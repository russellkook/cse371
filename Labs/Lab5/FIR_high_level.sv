==> flow/design.v <==
module FIR (clk, reset, D, Q, Q_8); 
	input logic clk, reset;
	input logic [23:0] D;
	output logic [23:0] Q, Q_8;
	always_ff @(posedge clk) begin
		if(reset) begin
			Q <= 0;
			Q_8 <= 0;
		end else begin
			Q <= D;
			Q_8 <= D / 8;
		end
	end
endmodule
module FIR_high_level (clk, reset, dataIn, dataOut);
	input logic clk, reset;
	input logic [23:0] dataIn;
	output logic [23:0] dataOut;
	logic [23:0] raw0, raw1, raw2, raw3, raw4, raw5, raw6, raw7;
	logic [23:0] d_raw0, d_raw1, d_raw2, d_raw3, d_raw4, d_raw5, d_raw6, d_raw7;
	logic [23:0] sum1, sum2, sum3, sum4, sum5, sum6, sum7;
	assign raw0 = dataIn;
	assign d_raw0 = dataIn / 8;
	assign dataOut = sum7;
	FIR fir1 (.clk, .reset, .D(raw0), .Q(raw1), .Q_8(d_raw1)); 
	FIR fir2 (.clk, .reset, .D(raw1), .Q(raw2), .Q_8(d_raw2)); 
	FIR fir3 (.clk, .reset, .D(raw2), .Q(raw3), .Q_8(d_raw3)); 
	FIR fir4 (.clk, .reset, .D(raw3), .Q(raw4), .Q_8(d_raw4)); 
	FIR fir5 (.clk, .reset, .D(raw4), .Q(raw5), .Q_8(d_raw5)); 
	FIR fir6 (.clk, .reset, .D(raw5), .Q(raw6), .Q_8(d_raw6)); 
	FIR fir7 (.clk, .reset, .D(raw6), .Q(raw7), .Q_8(d_raw7)); 
	FIRadder add1 (.in1(d_raw0), .in2(d_raw1), .out(sum1));
	FIRadder add2 (.in1(sum1), .in2(d_raw2), .out(sum2));
	FIRadder add3 (.in1(sum2), .in2(d_raw3), .out(sum3));
	FIRadder add4 (.in1(sum3), .in2(d_raw4), .out(sum4));
	FIRadder add5 (.in1(sum4), .in2(d_raw5), .out(sum5));
	FIRadder add6 (.in1(sum5), .in2(d_raw6), .out(sum6));
	FIRadder add7 (.in1(sum6), .in2(d_raw7), .out(sum7));
endmodule
module FIRadder (in1, in2, read, out);
	input logic read;
	input logic [23:0] in1, in2;
	output logic [23:0] out;
	assign out = in1 + in2;
endmodule
From RTL to reports: FIR_high_level --
Tool output for the design above, in the order of the flow. Line numbers count from 1 in the design file above. Operators carry their Yosys type and port widths (W data, S select, Z words). Library cell names are shortened. A cell with n/a has no value.
Inputs: top module FIR_high_level, clock port clk, library sky130hd, timing corner tt_025C_1v80

Elaborated design --
Yosys after proc, flatten, opt, wreduce and memory -nomap, before mapping. Enables and synchronous resets that opt folds into registers are not counted as muxes. Memory bits, and registers merged into a memory's read port (data or address), are not among the register bits. Print and check cells are not counted. Equal cells are merged and count once.
Bit counts: register bits after elaboration 291, input port bits 26, output and inout bits 24, cells after elaboration 20
Operators by class: $add $sub $neg 7
Operator list (number):
- $add A24 B21 Y24 | 4
- $add A23 B21 Y24 | 1
- $add A22 B21 Y23 | 1
- $add A21 B21 Y22 | 1

Logic depth --
Longest topological path by Yosys (ltp), each cell counted once; first at word level (registers and memories cut), then after technology mapping (sequential cells cut; the memories' decode and read muxes count).
Depth: depth in word-level cells 7, ABC_AREA 0, depth in mapped cells 18, depth with buffers taken out 18

After synthesis --
The flow's flattened synthesis, as Yosys stat reports it; memories are mapped. The netlist is that of the ABC_AREA named above (0 if unset); the other value can give another one.
Mapped netlist: cell count 806, cell area after synthesis 8085.3 sq um, sequential area 2942.8 sq um, flip-flops 147, buffers 18
Cell types:
- dfxtp_1 | number 147, total area 2.94E+03 sq um
- fa_1 | number 125, total area 2502.4 sq um
- inv_1 | number 235, total area 882.096 sq um
- nor2_1 | number 122, total area 457.939 sq um
- ha_1 | number 24, total area 300.288 sq um
- nor2b_1 | number 35, total area 218.96 sq um
- xnor2_1 | number 12, total area 105.101 sq um
- a21oi_1 | number 16, total area 80.077 sq um
- a21o_1 | number 9, total area 67.565 sq um
- xor2_1 | number 7, total area 61.309 sq um
- clkbuf_1 | number 16, total area 60.058 sq um
- nand2_1 | number 12, total area 45.043 sq um
- o21ai_0 | number 8, total area 40.038 sq um
- a2111oi_4 | number 1, total area 27.526 sq um
- nand4_1 | number 4, total area 25.024 sq um
- o21a_1 | number 3, total area 22.522 sq um
- o21bai_1 | number 3, total area 22.522 sq um
- a221oi_2 | number 1, total area 15.014 sq um
Other cell types: 22; their cells: 26. By module: a second synthesis without flattening, with its own total; a netlist apart from the flattened one above.
Unflattened totals: cells (unflattened synthesis) 1688, area total of the unflattened synthesis 14735.4 sq um
Rows give one instance, submodules left out.
Modules:
- FIRadder | times used 7, cells 166, area 1227.4 sq um, sequential area 0.0 sq um
- FIR | times used 7, cells 75, area 877.1 sq um, sequential area 480.5 sq um
- FIR_high_level | times used 1, cells 1, area 3.8 sq um, sequential area 0.0 sq um

Path before layout --
OpenSTA on the mapped netlist: ideal clock, no wires. The path of least setup slack (recovery checks aside). Input and output delay are each 20% of the period. Register names are those of the netlist, which keeps one name where synthesis merged equal registers.
Timing path after synthesis: path kind input-to-output, start in dataIn[5], end out dataOut[22], period 8.49 ns, input delay 1.698 ns, output delay 1.698 ns, time at the first pin 1.698 ns, arrival time 5.453 ns, data required time 6.792 ns, path slack 1.339 ns, path delay 3.755 ns, driving pins on the path 18, buffers on the path 0, synthesis period reached 7.151 ns
"path delay" is the arrival time less input delay plus setup time. A path that ends at an output port has no setup time. "driving pins on the path" counts driving pins, that of a launching flip-flop among them; a cell with two outputs on the path counts twice. "synthesis period reached" is the clock period less the worst setup slack; recovery checks do not enter. This is arithmetic on one report: input and output delays are still those of the set period (20% each). Between the ends stands the longest chain of elaborated cells between them, by number of cells; it is not shown to be the way that was timed. Of several equally long chains one is given. Each line given opens the expression or statement behind the cell; cells for indexed reads and writes are added by Yosys, which also makes memories of some case tables.
On the way, after synthesis: cell sequence inv_1 fa_1 inv_1 fa_1 fa_1 inv_1 fa_1 inv_1 ha_1 inv_1 fa_1 nor2b_1 o31a_1 o2111ai_2 a21boi_2 nand4_1 nand2_1 xor2_1, cells in the longest elaborated chain 7, elaborated cells between the ends (all ways) 7, RTL lines with such cells 1, classes of those cells add/sub: 7
Ends and longest elaborated chain, after synthesis:
- start, declared | line 17 | input logic [23:0] dataIn;
- $add A21 B21 Y22 | line 44 | assign out = in1 + in2;
- $add A22 B21 Y23 | line 44
- $add A23 B21 Y24 | line 44
- $add A24 B21 Y24 x4 | line 44
- end, declared | line 18 | output logic [23:0] dataOut;

Worst path after layout --
From the final timing report of record 1: the path of least setup slack in the routed layout; clock arrival at registers is part of the times.
Timing path after layout: path kind input-to-output, start in dataIn[5], end out dataOut[18], period 6.3 ns, input delay 1.26 ns, output delay 1.26 ns, time at the first pin 1.26 ns, arrival time 5.45 ns, data required time 5.04 ns, path slack -0.41 ns, driving pins on the path 21, buffers on the path 5
Between the ends stands the longest chain of elaborated cells between them, by number of cells; it is not shown to be the way that was timed. Of several equally long chains one is given.
On the way, after layout: cell sequence buf_8 inv_8 fa_1 inv_2 fa_1 fa_1 inv_1 fa_1 inv_2 ha_4 inv_2 fa_2 nor2b_4 o31a_1 o2111ai_4 buf_4 buf_4 buf_6 nand2_2 xor2_2 buf_2, cells in the longest elaborated chain 7, elaborated cells between the ends (all ways) 7, RTL lines with such cells 1, classes of those cells add/sub: 7
Ends and longest elaborated chain, after layout:
- start, declared | line 17 | input logic [23:0] dataIn;
- $add A21 B21 Y22 | line 44 | assign out = in1 + in2;
- $add A22 B21 Y23 | line 44
- $add A23 B21 Y24 | line 44
- $add A24 B21 Y24 x4 | line 44
- end, declared | line 18 | output logic [23:0] dataOut;

Lab notebook: FIR_high_level

Stored flow runs of FIR_high_level (2 of them; Yosys, OpenROAD, sky130hd). They differ in their settings and are not a sequence. Constraints: input delay and output delay 20% of the set period each, output load 0.01 pF.
"period reached" means the clock period less the worst setup slack. The figure is calculated, with input and output delays left at 20% of the set period.
"worst path time" is the time allowed to the run's worst setup path (the clock period less input and output delay, where it has them) less its slack. Clock arrival times count: a late capture clock shortens it, a late launch clock lengthens it.
By "power consumption" is meant OpenSTA's value without simulated activity: inputs other than the clock are taken to toggle once in ten clock periods, and the tool carries that through the logic.

* Record 1 | settings: period_ns 6.3; CORE_UTILIZATION 37; SETUP_SLACK_MARGIN 0.51; CORE_MARGIN 7; CELL_PAD_IN_SITES_DETAIL_PLACEMENT 1; CTS_CLUSTER_SIZE 22; CAP_MARGIN 30; SLEW_MARGIN 20 | results: synthesis area 8,085.3 sq um; die size 26,187.3 sq um; std-cell area (final layout) 10,627.7 sq um; final design utilization 0.501; worst setup slack after layout -0.413 ns; post-route setup TNS -2.286 ns; worst hold slack in the final report 0.453 ns; power consumption 3.276 mW; period reached 6.713 ns; worst path time 4.19 ns; type of the worst setup path input-to-output
* Record 2 | settings: period_ns 5.99; CORE_UTILIZATION 49; SETUP_SLACK_MARGIN -0.2; PLACE_DENSITY_LB_ADDON 0.25; CORE_ASPECT_RATIO 1.46; CELL_PAD_IN_SITES_DETAIL_PLACEMENT 2; TNS_END_PERCENT 85; GPL_ROUTABILITY_DRIVEN 0; CTS_CLUSTER_SIZE 32; CTS_CLUSTER_DIAMETER 312; MAX_ROUTING_LAYER met5; CAP_MARGIN 20; CORE_MARGIN 2; SLEW_MARGIN 20 | did not finish, clock tree synthesis stopped with DPL-0033
