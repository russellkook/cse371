==> flow/design.v <==
module datapath(clk, load_A, load_initial_index, dec_index, inc_index, data_from_mem, data_A, found, address_to_mem, val_lower_A, out_of_bounds);
	input logic clk, load_A, load_initial_index, dec_index, inc_index;
	input logic [7:0] data_from_mem, data_A;
	output logic found, val_lower_A, out_of_bounds;
	output logic [4:0] address_to_mem;
	logic [4:0] index;  
	logic [7:0] A;
	logic [4:0] min, max;
	assign address_to_mem = index;
	always_ff @(posedge clk) begin
		if(load_A)
			A <= data_A;
		if(load_initial_index) begin 
			index <= 5'b01111; 
			min <= 5'b00000;
			max <= 5'b11111;
		end 
		index <= min + ((max - min) / 2);
		if(A == data_from_mem)
			found <= 1;
		else
			found <= 0;
		if(data_from_mem < A) begin
			val_lower_A <= 1;
		end else begin
			val_lower_A <= 0;
		end
		if(index > 31 || index < 0) 
			out_of_bounds <= 1;
		else 
			out_of_bounds <= 0;
		if(dec_index)
			max <= index;
		if(inc_index)
			min <= index;
		end
endmodule
Tool chain data of datapath
The steps from the RTL of datapath to its reports follow in flow order.
Lines are those of the file above, counted from 1.
Operators carry their Yosys type and port widths (W data, S select, Z words).
Cell names lack the library's common part.
The mark -- stands for no value.
- top: datapath
- clock input: clk
- cell library: sky130hd
- corner: tt_025C_1v80

Elaborated design
Counts by Yosys on the flattened word-level netlist (proc, flatten, opt, wreduce; memories kept). Register bits leave out memories and registers merged into their read ports (data or address). Print and check cells are left out. Cells with the same type and inputs are merged into one.
- add/subtract/negate cells at 2
- order comparisons: 3
- equal/unequal tests: 1
- muxes and demuxes at 7
- noted reduce/logical cells: 3
- operators by type and width (kind ; number):
    $mux W5 ; 4
    $lt A8 B8 Y1 ; 1
    $eq A8 B8 Y1 ; 1
    $sub A5 B5 Y6 ; 1
    $lt A5 B1 Y1 const B ; 1
    $add A5 B5 Y5 ; 1
    $gt A5 B5 Y1 const B ; 1
    $reduce_bool A2 Y1 ; 2
    $mux W1 ; 3
    $logic_or A1 B1 Y1 ; 1
- bits in registers at 26
- noted bits of input ports: 21
- output and inout port bits at 8
- noted elaborated cells: 23

Depth
Depth = most cells in a row (Yosys ltp): at word level without a register or memory, in the mapped netlist without a sequential cell, where the memories' decode and read muxes count.
- word-level depth at 3
- ABC_AREA: 0
- noted gate-level depth with buffers: 10
- mapped depth without buffers at 10

Netlist
Source: synth_stat.txt of the flow (Yosys; design flattened, memories mapped). It holds for the ABC_AREA given above (unset counts as 0); a run with the other value may have another netlist.
The area totals of this step are shown rounded.
- mapped cells: 103
- noted mapped area: 1279 um^2
- noted area of sequential cells: 700.7 um^2
- flip-flop cells at 26
- buffers: 0
- cells by type (cell ; number ; area in all (um^2)):
    edfxtp_1 ; 18 ; 540.518
    ha_1 ; 16 ; 200.192
    dfxtp_1 ; 8 ; 160.154
    inv_1 ; 15 ; 56.304
    xnor2_1 ; 6 ; 52.55
    nand2b_1 ; 7 ; 43.792
    fa_1 ; 2 ; 40.038
    and2_1 ; 5 ; 31.28
    a21o_1 ; 4 ; 30.029
    a21oi_1 ; 6 ; 30.029
    nand4_1 ; 2 ; 12.512
    or2_2 ; 2 ; 12.512
    nor2_1 ; 3 ; 11.261
    a21o_2 ; 1 ; 8.758
    xor2_1 ; 1 ; 8.758
    a211oi_1 ; 1 ; 7.507
    o211ai_1 ; 1 ; 7.507
    a31oi_1 ; 1 ; 6.256
Not listed: further types 4, cells in them 4.

Worst setup path after synthesis
Path of least setup slack by OpenSTA after synthesis, without wires, with an ideal clock, recovery checks aside; 20% of the period is set as input and as output delay. Where synthesis merged equal registers, the netlist keeps one of their names.
- kind: flip-flop to flip-flop
- start: register max[0]
- end: register index[4]
- noted period: 4.9 ns
- library setup time at 0.121 ns
- noted launch time at the first pin: 0.000 ns
- arrival: 2.087 ns
- required time: 4.779 ns
- noted slack: 2.692 ns
- noted path delay: 2.208 ns
- noted stages: 10
- noted path buffers: 0
- noted period reached after synthesis: 2.208 ns
"path delay" is the arrival time less input delay plus setup time.
"stages" counts driving pins, that of a launching flip-flop among them; a cell with two outputs on the path counts twice.
"period reached after synthesis" is the clock period less the worst setup slack; recovery checks do not enter. This is arithmetic on one report: input and output delays are still those of the set period (20% each).
The rows between start and end are the longest chain of elaborated cells between them; the timing report does not say that the signal goes this way. Where chains are equally long, one stands for them.
A line is the first line of the expression or statement that the cell stems from. Yosys adds cells for indexed reads and writes and turns some case tables into memories.
- cells stage by stage: edfxtp_1 -> nand2b_1 -> fa_1 -> ha_1 -> inv_1 -> fa_1 -> nand2b_1 -> a21oi_1 -> xnor2_1 -> xnor2_1
- length of the longest elaborated chain at 2
- elaborated cells between the ends (all ways): 2
- RTL lines with such cells: 1
- classes of those cells: 2 x add/sub
- RTL lines, path post-synthesis (element ; RTL line ; RTL):
    start: declaration ; 8 ; logic [4:0] min, max;
    start: assignment ; 16 ; max <= 5'b11111;
    start: assignment ; 33 ; max <= index;
    $sub A5 B5 Y6 ; 18 ; index <= min + ((max - min) / 2);
    $add A5 B5 Y5 ; 18 ;
    end: assignment ; 14 ; index <= 5'b01111;
    end: assignment ; 18 ;
    end: declaration ; 6 ; logic [4:0] index;

Timing after layout
From the final timing report of stored run 1: the path of least setup slack in the routed layout; clock arrival at registers is part of the times.
- kind: flip-flop to flip-flop
- start: register max[0]
- end: register index[4]
- noted period: 1.57 ns
- library setup time at 0.06 ns
- noted launch time at the first pin: 0.32 ns
- arrival: 2.46 ns
- required time: 1.82 ns
- noted slack: -0.64 ns
- noted stages: 10
- noted path buffers: 0
The rows between start and end are the longest chain of elaborated cells between them; the timing report does not say that the signal goes this way. Where chains are equally long, one stands for them.
- cells stage by stage: edfxtp_1 -> nand2b_4 -> fa_2 -> ha_4 -> inv_2 -> fa_2 -> nand2b_4 -> a21oi_2 -> xnor2_1 -> xnor2_1
- length of the longest elaborated chain at 2
- elaborated cells between the ends (all ways): 2
- RTL lines with such cells: 1
- classes of those cells: 2 x add/sub
- RTL lines, path post-layout (element ; RTL line ; RTL):
    start: declaration ; 8 ; logic [4:0] min, max;
    start: assignment ; 16 ; max <= 5'b11111;
    start: assignment ; 33 ; max <= index;
    $sub A5 B5 Y6 ; 18 ; index <= min + ((max - min) / 2);
    $add A5 B5 Y5 ; 18 ;
    end: assignment ; 14 ; index <= 5'b01111;
    end: assignment ; 18 ;
    end: declaration ; 6 ; logic [4:0] index;

Design datapath on sky130hd. What follows are 2 stored runs of the flow, each under its own settings; their order means nothing. The constraints put input and output delay at 20% of the set period each and load the outputs with 0.01 pF.
"total power of the final layout" is the tool's figure for a default switching activity; nothing was simulated.
The results are shown rounded.

Stored run 1
Settings were period_ns = 1.57; CAP_MARGIN = 20; CORE_MARGIN = 2; CORE_UTILIZATION = 40; SLEW_MARGIN = 20
- noted the synthesized cell area: 1279 um^2
- area of the die: 3665 um^2
- utilization after layout: 63.1%
- setup slack of the worst path: -0.639 ns
- smallest hold slack: 0.537 ns
- total power of the final layout: 0.003244 W

Stored run 2
Settings were period_ns = 2.17; CORE_UTILIZATION = 60; PLACE_DENSITY_LB_ADDON = 0.18; CORE_ASPECT_RATIO = 1.13; CORE_MARGIN = 6; CTS_CLUSTER_DIAMETER = 201; SLEW_MARGIN = 15; MAX_ROUTING_LAYER = met4; CAP_MARGIN = 20
- noted the synthesized cell area: 1279 um^2
- area of the die: 3385 um^2
- utilization after layout: 90.2%
- setup slack of the worst path: -0.083 ns
- smallest hold slack: 0.566 ns
- total power of the final layout: 0.002245 W
